==> flow/design.v <==
`default_nettype none `timescale 1 ns / 100 ps
module qqspi #(
    parameter [0:0] QUAD_MODE = 1'b1,
    parameter [0:0] CEN_NPOL = 0,
    parameter [0:0] PSRAM_SPIFLASH = 1'b1
) (
    input wire [22:0] addr,   
    output reg [31:0] rdata,
    input wire [31:0] wdata,
    input wire [3:0] wstrb,
    output reg ready,
    input wire valid,
    input wire clk,
    input wire resetn,
    output wire cen,
    output reg sclk,
    inout wire sio1_so_miso,
    inout wire sio0_si_mosi,
    inout wire sio2,
    inout wire sio3,
    output reg [1:0] cs
);
  localparam [7:0] CMD_QUAD_WRITE = 8'h38;
  localparam [7:0] CMD_FAST_READ_QUAD = 8'hEB;
  localparam [7:0] CMD_WRITE = 8'h02;
  localparam [7:0] CMD_READ = 8'h03;
  reg  [3:0] sio_oe;
  reg  [3:0] sio_out;
  wire [3:0] sio_in;
  assign cen = ce ^ CEN_NPOL;
  wire write;
  assign write = |wstrb;
  wire read;
  assign read = ~write;
  wire [3:0] sio;
  assign {sio3, sio2, sio1_so_miso, sio0_si_mosi} = sio;
  genvar i;
  generate
    for (i = 0; i < 4; i = i + 1) begin
      assign sio[i] = sio_oe[i] ? sio_out[i] : 1'bz;
    end
  endgenerate
  assign sio_in = {sio3, sio2, sio1_so_miso, sio0_si_mosi};
  localparam [2:0] S0_IDLE = 3'd0;
  localparam [2:0] S1_SELECT_DEVICE = 3'd1;
  localparam [2:0] S2_CMD = 3'd2;
  localparam [2:0] S4_ADDR = 3'd3;
  localparam [2:0] S5_WAIT = 3'd4;
  localparam [2:0] S6_XFER = 3'd5;
  localparam [2:0] S7_WAIT_FOR_XFER_DONE = 3'd6;
  reg [2:0] state, next_state;
  reg [31:0] spi_buf;
  reg [5:0] xfer_cycles;
  reg is_quad;
  reg ce;
  reg [31:0] rdata_next;
  reg [1:0] cs_next;
  reg ce_next;
  reg sclk_next;
  reg [3:0] sio_oe_next;
  reg [3:0] sio_out_next;
  reg [31:0] spi_buf_next;
  reg is_quad_next;
  reg [5:0] xfer_cycles_next;
  reg ready_next;
  wire [1:0] byte_offset;
  wire [5:0] wr_cycles;
  wire [31:0] wr_buffer;
  align_wdata align_wdata_i (
      .wstrb      (wstrb),
      .wdata      (wdata),
      .byte_offset(byte_offset),
      .wr_cycles  (wr_cycles),
      .wr_buffer  (wr_buffer)
  );
  always @(posedge clk) begin
    if (!resetn) begin
      cs <= 2'b00;
      ce <= 1'b1;
      sclk <= 0;
      sio_oe <= 4'b1111;
      sio_out <= 4'b0000;
      spi_buf <= 0;
      is_quad <= 0;
      xfer_cycles <= 0;
      ready <= 0;
      state <= S0_IDLE;
    end else begin
      state <= next_state;
      cs <= cs_next;
      ce <= ce_next;
      sclk <= sclk_next;
      sio_oe <= sio_oe_next;
      sio_out <= sio_out_next;
      spi_buf <= spi_buf_next;
      is_quad <= is_quad_next;
      xfer_cycles <= xfer_cycles_next;
      rdata <= rdata_next;
      ready <= ready_next;
    end
  end
  always @(*) begin
    next_state = state;
    cs_next = cs;
    ce_next = ce;
    sclk_next = sclk;
    sio_oe_next = sio_oe;
    sio_out_next = sio_out;
    spi_buf_next = spi_buf;
    is_quad_next = is_quad;
    xfer_cycles_next = xfer_cycles;
    ready_next = ready;
    sio_out_next = sio_out_next;
    rdata_next = rdata;
    xfer_cycles_next = xfer_cycles;
    if (|xfer_cycles) begin
      sio_out_next[3:0] = is_quad ? spi_buf[31:28] : {3'b0, spi_buf[31]};
      if (sclk) begin
        sclk_next = 1'b0;
      end else begin
        sclk_next = 1'b1;
        spi_buf_next = is_quad ? {spi_buf[27:0], sio_in[3:0]} : {spi_buf[30:0], sio_in[1]};
        xfer_cycles_next = is_quad ? xfer_cycles - 4 : xfer_cycles - 1;
      end
    end else begin
      case (state)
        S0_IDLE: begin
          if (valid && !ready) begin
            next_state = S1_SELECT_DEVICE;
            xfer_cycles_next = 0;
          end else if (!valid && ready) begin
            ready_next = 1'b0;
            ce_next = 1'b1;
          end else begin
            ce_next = 1'b1;
          end
        end
        S1_SELECT_DEVICE: begin
          sio_oe_next = 4'b0001;
          cs_next[1:0] = addr[22:21];
          ce_next = 1'b0;
          next_state = S2_CMD;
        end
        S2_CMD: begin
          if (QUAD_MODE) begin
            spi_buf_next[31:24] = write ? CMD_QUAD_WRITE : CMD_FAST_READ_QUAD;
          end else begin
            spi_buf_next[31:24] = write ? CMD_WRITE : CMD_READ;
          end
          xfer_cycles_next = 8;
          is_quad_next = 0;
          next_state = S4_ADDR;
        end
        S4_ADDR: begin
          if (PSRAM_SPIFLASH) begin
            spi_buf_next[31:8] = {1'b0, {addr[20:0], write ? byte_offset : 2'b00}};
          end else begin
            spi_buf_next[31:8] = {{addr[21:0], write ? byte_offset : 2'b00}};
          end
          sio_oe_next = 4'b1111;
          xfer_cycles_next = 24;
          is_quad_next = QUAD_MODE;
          next_state = QUAD_MODE && read ? S5_WAIT : S6_XFER;
        end
        S5_WAIT: begin
          sio_oe_next = 4'b0000;
          xfer_cycles_next = 6;
          is_quad_next = 0;
          next_state = S6_XFER;
        end
        S6_XFER: begin
          is_quad_next = QUAD_MODE;
          if (write) begin
            sio_oe_next  = 4'b1111;
            spi_buf_next = wr_buffer;
          end else begin
            sio_oe_next = 4'b0000;
          end
          xfer_cycles_next = write ? wr_cycles : 32;
          next_state = S7_WAIT_FOR_XFER_DONE;
        end
        S7_WAIT_FOR_XFER_DONE: begin
          if (PSRAM_SPIFLASH) begin
            rdata_next = spi_buf;
          end else begin
            rdata_next = {spi_buf[7:0], spi_buf[15:8], spi_buf[23:16], spi_buf[31:24]};
          end
          ready_next = 1'b1;
          next_state = S0_IDLE;
        end
        default: next_state = S0_IDLE;
      endcase
    end
  end
endmodule
module align_wdata (
    input  wire [ 3:0] wstrb,
    input  wire [31:0] wdata,
    output reg  [ 1:0] byte_offset,
    output reg  [ 5:0] wr_cycles,
    output reg  [31:0] wr_buffer
);
  always @(*) begin
    wr_buffer = wdata;
    case (wstrb)
      4'b0001: begin
        byte_offset = 3;
        wr_buffer[31:24] = wdata[7:0];
        wr_cycles = 8;
      end
      4'b0010: begin
        byte_offset = 2;
        wr_buffer[31:24] = wdata[15:8];
        wr_cycles = 8;
      end
      4'b0100: begin
        byte_offset = 1;
        wr_buffer[31:24] = wdata[23:16];
        wr_cycles = 8;
      end
      4'b1000: begin
        byte_offset = 0;
        wr_buffer[31:24] = wdata[31:24];
        wr_cycles = 8;
      end
      4'b0011: begin
        byte_offset = 2;
        wr_buffer[31:16] = wdata[15:0];
        wr_cycles = 16;
      end
      4'b1100: begin
        byte_offset = 0;
        wr_buffer[31:16] = wdata[31:16];
        wr_cycles = 16;
      end
      4'b1111: begin
        byte_offset = 0;
        wr_buffer[31:0] = wdata[31:0];
        wr_cycles = 32;
      end
      default: begin
        byte_offset = 0;
        wr_buffer   = wdata;
        wr_cycles   = 32;
      end
    endcase
  end
endmodule
---- From RTL to reports: qqspi ----
The steps from the RTL of qqspi to its reports follow in flow order.
Lines are those of the file above, counted from 1.
Cell names lack the library's common part.
The mark - stands for no value.
set-up
  top ..................................... qqspi
  clock ................................... clk
  cell library ............................ sky130hd
  corner .................................. tt_025C_1v80

---- After elaboration ----
Counts by Yosys on the flattened word-level netlist (proc, flatten, opt, wreduce; memories kept). Register bits leave out memories and registers merged into their read ports (data or address). Print and check cells are left out. Cells with the same type and inputs are merged into one.
word-level totals
  cells after elaboration ................. 102
  register bits ........................... 87
  bits of input ports ..................... 62
  output and inout port bits .............. 41
cells by class
  equal/unequal tests ..................... 18
  reductions and logical operators ........ 32
  muxes and demuxes ....................... 36
  bitwise gates (word level) .............. 1
  add/subtract/negate cells ............... 2
operators with widths
  kind                                          number
  2-to-1 mux 32 bit                             4
  parallel mux 8 bit (select 3 bit)             2
  parallel mux 16 bit (select 2 bit)            1
  parallel mux 6 bit (select 5 bit)             1
  2-to-1 mux 6 bit                              5
  2-to-1 mux 8 bit                              3
  AND reduction 3 bit                           6
  parallel mux 3 bit (select 6 bit)             1
  parallel mux 4 bit (select 4 bit)             1
  parallel mux 6 bit (select 2 bit)             1
  nonzero test 2 bit                            5
  equality test 3 bit with constant B           3
  2-to-1 mux 1 bit                              9
  != test 2 bit with constant B                 4
  AND reduction 2 bit                           4
  OR reduction 2 bit                            4
  equality test 4 x 2 -> 1 bit with constant B  2
  equality test 4 bit with constant B           2
  nonzero test 4 bit                            2
  OR reduction 4 bit                            2
  2-to-1 mux 4 bit                              2
  equality test 3 x 2 -> 1 bit with constant B  2
  subtractor 6 x 1 -> 6 bit with constant B     1
  subtractor 6 x 3 -> 6 bit with constant B     1
  nonzero test 6 bit                            1
  OR reduction 6 bit                            1
  parallel mux 2 bit (select 3 bit)             1
  parallel mux 1 bit (select 2 bit)             3
Not listed: further kinds 13, cells in them 15.

---- Longest topological paths ----
Yosys ltp: most cells in a row. Word level: on the elaborated netlist, between registers, memories and ports. Mapped: between sequential cells and ports; inverters and the memories' decode and read muxes count.
depth
  word-level depth ........................ 6
  ABC_AREA ................................ 0
  depth in mapped cells ................... 10
  mapped depth without buffers ............ 7

---- Netlist ----
Yosys stat after the flow's synthesis: flattened, memories mapped to cells. It holds for the ABC_AREA given above (unset counts as 0); a run with the other value may have another netlist.
Totals and module areas in this step are rounded.
cell types
  type      number  total area (µm²)
  dfxtp_1   55      1.1E+03
  edfxtp_1  32      960.922
  mux2i_1   57      570.547
  a21oi_1   60      300.288
  nand2_1   54      202.694
  o21ai_0   34      170.163
  nor2_1    34      127.622
  clkbuf_1  27      101.347
  nand3_1   18      90.086
  o221a_2   8       90.086
  o22ai_1   14      87.584
  and3_1    8       50.048
  o221ai_1  5       43.792
  a211oi_1  5       37.536
  a31oi_1   6       37.536
  ha_1      3       37.536
  nand2b_1  6       37.536
  o211ai_1  5       37.536
Not listed: further types 36, cells in them 63.
mapped netlist
  synthesis area .......................... 4560 µm²
  standard cells after synthesis .......... 494
  buffer cells ............................ 40
  flip-flop cells ......................... 87
  sequential area ......................... 2060 µm²
By module: a second synthesis without flattening, with its own total; a netlist apart from the flattened one above.
second synthesis, totals
  cells (unflattened synthesis) ........... 530
  area total of the unflattened synthesis .. 5090 µm²
Each row is one instance without its submodules.
by module
  module       area (µm²)  instances  sequential area (µm²)  cells
  qqspi        4380        1          2060                   436
  align_wdata  711         1          0.0                    94

---- Worst setup path after synthesis ----
Path of least setup slack by OpenSTA after synthesis, without wires, with an ideal clock, recovery checks aside; 20% of the period is set as input and as output delay. Where synthesis merged equal registers, the netlist keeps one of their names.
timing path post-synthesis
  path kind ............................... register to register
  from .................................... register xfer_cycles[3]
  to ...................................... register rdata[0]
  delay of the path ....................... 2.513 ns
  stages on the path ...................... 7
  period .................................. 3.03 ns
  data required time ...................... 2.638 ns
  arrival ................................. 2.121 ns
  launch time at the first pin ............ 0.000 ns
  setup slack ............................. 0.517 ns
  library setup time ...................... 0.392 ns
  path buffers ............................ 2
  period reached after synthesis .......... 2.513 ns
"delay of the path" is the arrival time less input delay plus setup time.
"stages on the path": output pins that drive a net of the path, with the launching flip-flop's if there is one; two outputs of one cell count as two.
"period reached after synthesis" is the clock period less the worst setup slack; recovery checks do not enter. This is arithmetic on one report: input and output delays are still those of the set period (20% each).
The rows between start and end are the longest chain of elaborated cells between them; the timing report does not say that the signal goes this way. Where chains are equally long, one stands for them.
Each line given opens the expression or statement behind the cell; cells for indexed reads and writes are added by Yosys, which also makes memories of some case tables.
on the way, post-synthesis
  cells stage by stage .................... dfxtp_1 > inv_1 > ha_1 > and4bb_2 > buf_2 > clkbuf_1 > and3_1
  length of the longest elaborated chain .. 3
  elaborated cells between the ends (all ways) .. 3
  RTL lines with such cells ............... 1
  those cells by class .................... logic: 1; reduce/logical: 2
ends and longest elaborated chain, post-synthesis
  what                 line  RTL
  start: declaration   53    reg [5:0] xfer_cycles;
  start: assignment    85    xfer_cycles <= 0;
  start: assignment    97    xfer_cycles <= xfer_cycles_next;
  OR reduction 6 bit   116   if (|xfer_cycles) begin
  NOT 1 bit            -
  AND reduction 3 bit  -
  end: assignment      98    rdata <= rdata_next;
  end: declaration     8     output reg [31:0] rdata,

---- Path in the finished layout ----
Path of least setup slack in the final report of record 1 (OpenROAD, finished layout, wires in). Where an end is a register, its clock arrival counts in the times.
timing path after layout
  path kind ............................... register to register
  from .................................... register state
  to ...................................... register spi_buf[23]
  library setup time ...................... 0.11 ns
  setup slack ............................. 0.01 ns
  stages on the path ...................... 6
  launch time at the first pin ............ 0.35 ns
  arrival ................................. 2.18 ns
  data required time ...................... 2.19 ns
  period .................................. 1.94 ns
  path buffers ............................ 1
An end named without its bit number is one bit of that signal or, where synthesis recoded a state register, one of its new flip-flops.
The rows between start and end are the longest chain of elaborated cells between them; the timing report does not say that the signal goes this way. Where chains are equally long, one stands for them.
on the way, after layout
  cells stage by stage .................... dfxtp_1 > buf_4 > nor2_1 > a211oi_4 > or2_2 > o221a_2
  length of the longest elaborated chain .. 3
  elaborated cells between the ends (all ways) .. 7
  RTL lines with such cells ............... 2
  those cells by class .................... eq/ne: 3; mux: 2; reduce/logical: 2
ends and longest elaborated chain, after layout
  what                                line  RTL
  start: declaration                  51    reg [2:0] state, next_state;
  start: assignment                   87    state <= S0_IDLE;
  start: assignment                   89    state <= next_state;
  equality test 3 bit                 126   case (state)
  parallel mux 16 bit (select 2 bit)  126
  2-to-1 mux 32 bit                   116   if (|xfer_cycles) begin
  end: assignment                     83    spi_buf <= 0;
  end: assignment                     95    spi_buf <= spi_buf_next;
  end: declaration                    52    reg [31:0] spi_buf;

Flow measurements of qqspi on sky130hd: 2 stored runs with different settings, listed in no order. Input and output delays are each 20% of the period that was set; the output load is 0.01 pF.
"achieved clock period" = clock period - worst setup slack. The figure is calculated, with input and output delays left at 20% of the set period.
By "time of the worst setup path" is meant the share of the clock period that the worst setup path is allowed (20% is reserved at inputs, 20% at outputs), minus its slack. Clock arrival times at its registers enter into it.
By "total design power" is meant OpenSTA's value without simulated activity: inputs other than the clock are taken to toggle once in ten clock periods, and the tool carries that through the logic.
The results are shown rounded.

======== record 1 ========
==> flow/run.sh <==
#!/bin/bash
# the make line also repeats the synthesis and layout settings of config.mk as NAME=value (left out here)
make -C /OpenROAD-flow-scripts/flow DESIGN_CONFIG=/design/flow/config.mk WORK_HOME=/design/flow/orfs CLKGATE_MAP_FILE= finish
==> flow/config.mk <==
export PLATFORM = sky130hd
export DESIGN_NAME = qqspi
export DESIGN_NICKNAME = qqspi
export VERILOG_FILES = /design/flow/design.v
export SDC_FILE = /design/flow/constraint.sdc
export NUM_CORES = 4
export LEC_CHECK = 0
export CAP_MARGIN = 25
export CELL_PAD_IN_SITES_DETAIL_PLACEMENT = 2
export CORE_MARGIN = 5
export CORE_UTILIZATION = 33
export GPL_ROUTABILITY_DRIVEN = 0
export MIN_ROUTING_LAYER = met2
export PLACE_DENSITY_LB_ADDON = 0.08
export SLEW_MARGIN = 20
export TNS_END_PERCENT = 80
==> flow/constraint.sdc <==
create_clock -name core_clock -period 1.94 [get_ports {clk}]
set_input_delay 0.3880 -clock core_clock [delete_from_list [all_inputs] [get_ports {clk}]]
set_output_delay 0.3880 -clock core_clock [all_outputs]
set_load 0.01 [all_outputs]

-------- measured, record 1 --------
  achieved clock period ................... 1.930 ns
  die size ................................ 16300 µm²
  area of the synthesized netlist ......... 4560 µm²
  total design power ...................... 10.4 mW
  worst hold slack in the final report .... 0.189 ns
  area of the standard cells in the finished layout .. 6710 µm²
  setup TNS ............................... 0.000 ns
  smallest setup slack .................... 0.010 ns
  time of the worst setup path ............ 1.93 ns
  worst setup path type ................... register to register
  utilization ............................. 48.9 %

======== record 2 ========
==> flow/run.sh <==
#!/bin/bash
# the make line also repeats the synthesis and layout settings of config.mk as NAME=value (left out here)
make -C /OpenROAD-flow-scripts/flow DESIGN_CONFIG=/design/flow/config.mk WORK_HOME=/design/flow/orfs CLKGATE_MAP_FILE= finish
==> flow/config.mk <==
export PLATFORM = sky130hd
export DESIGN_NAME = qqspi
export DESIGN_NICKNAME = qqspi
export VERILOG_FILES = /design/flow/design.v
export SDC_FILE = /design/flow/constraint.sdc
export NUM_CORES = 4
export LEC_CHECK = 0
export ABC_AREA = 0
export CAP_MARGIN = 20
export CELL_PAD_IN_SITES_DETAIL_PLACEMENT = 1
export CORE_MARGIN = 2
export CORE_UTILIZATION = 25
export CTS_CLUSTER_SIZE = 19
export GPL_ROUTABILITY_DRIVEN = 1
export GPL_TIMING_DRIVEN = 1
export MIN_ROUTING_LAYER = met1
export PLACE_DENSITY_LB_ADDON = 0.24
export SLEW_MARGIN = 20
==> flow/constraint.sdc <==
create_clock -name core_clock -period 3.25 [get_ports {clk}]
set_input_delay 0.6500 -clock core_clock [delete_from_list [all_inputs] [get_ports {clk}]]
set_output_delay 0.6500 -clock core_clock [all_outputs]
set_load 0.01 [all_outputs]

-------- measured, record 2 --------
  achieved clock period ................... 2.694 ns
  die size ................................ 19300 µm²
  area of the synthesized netlist ......... 4560 µm²
  total design power ...................... 5.13 mW
  worst hold slack in the final report .... 0.429 ns
  area of the standard cells in the finished layout .. 6070 µm²
  setup TNS ............................... 0.000 ns
  smallest setup slack .................... 0.556 ns
  time of the worst setup path ............ 2.04 ns
  worst setup path type ................... input to register
  utilization ............................. 33.9 %
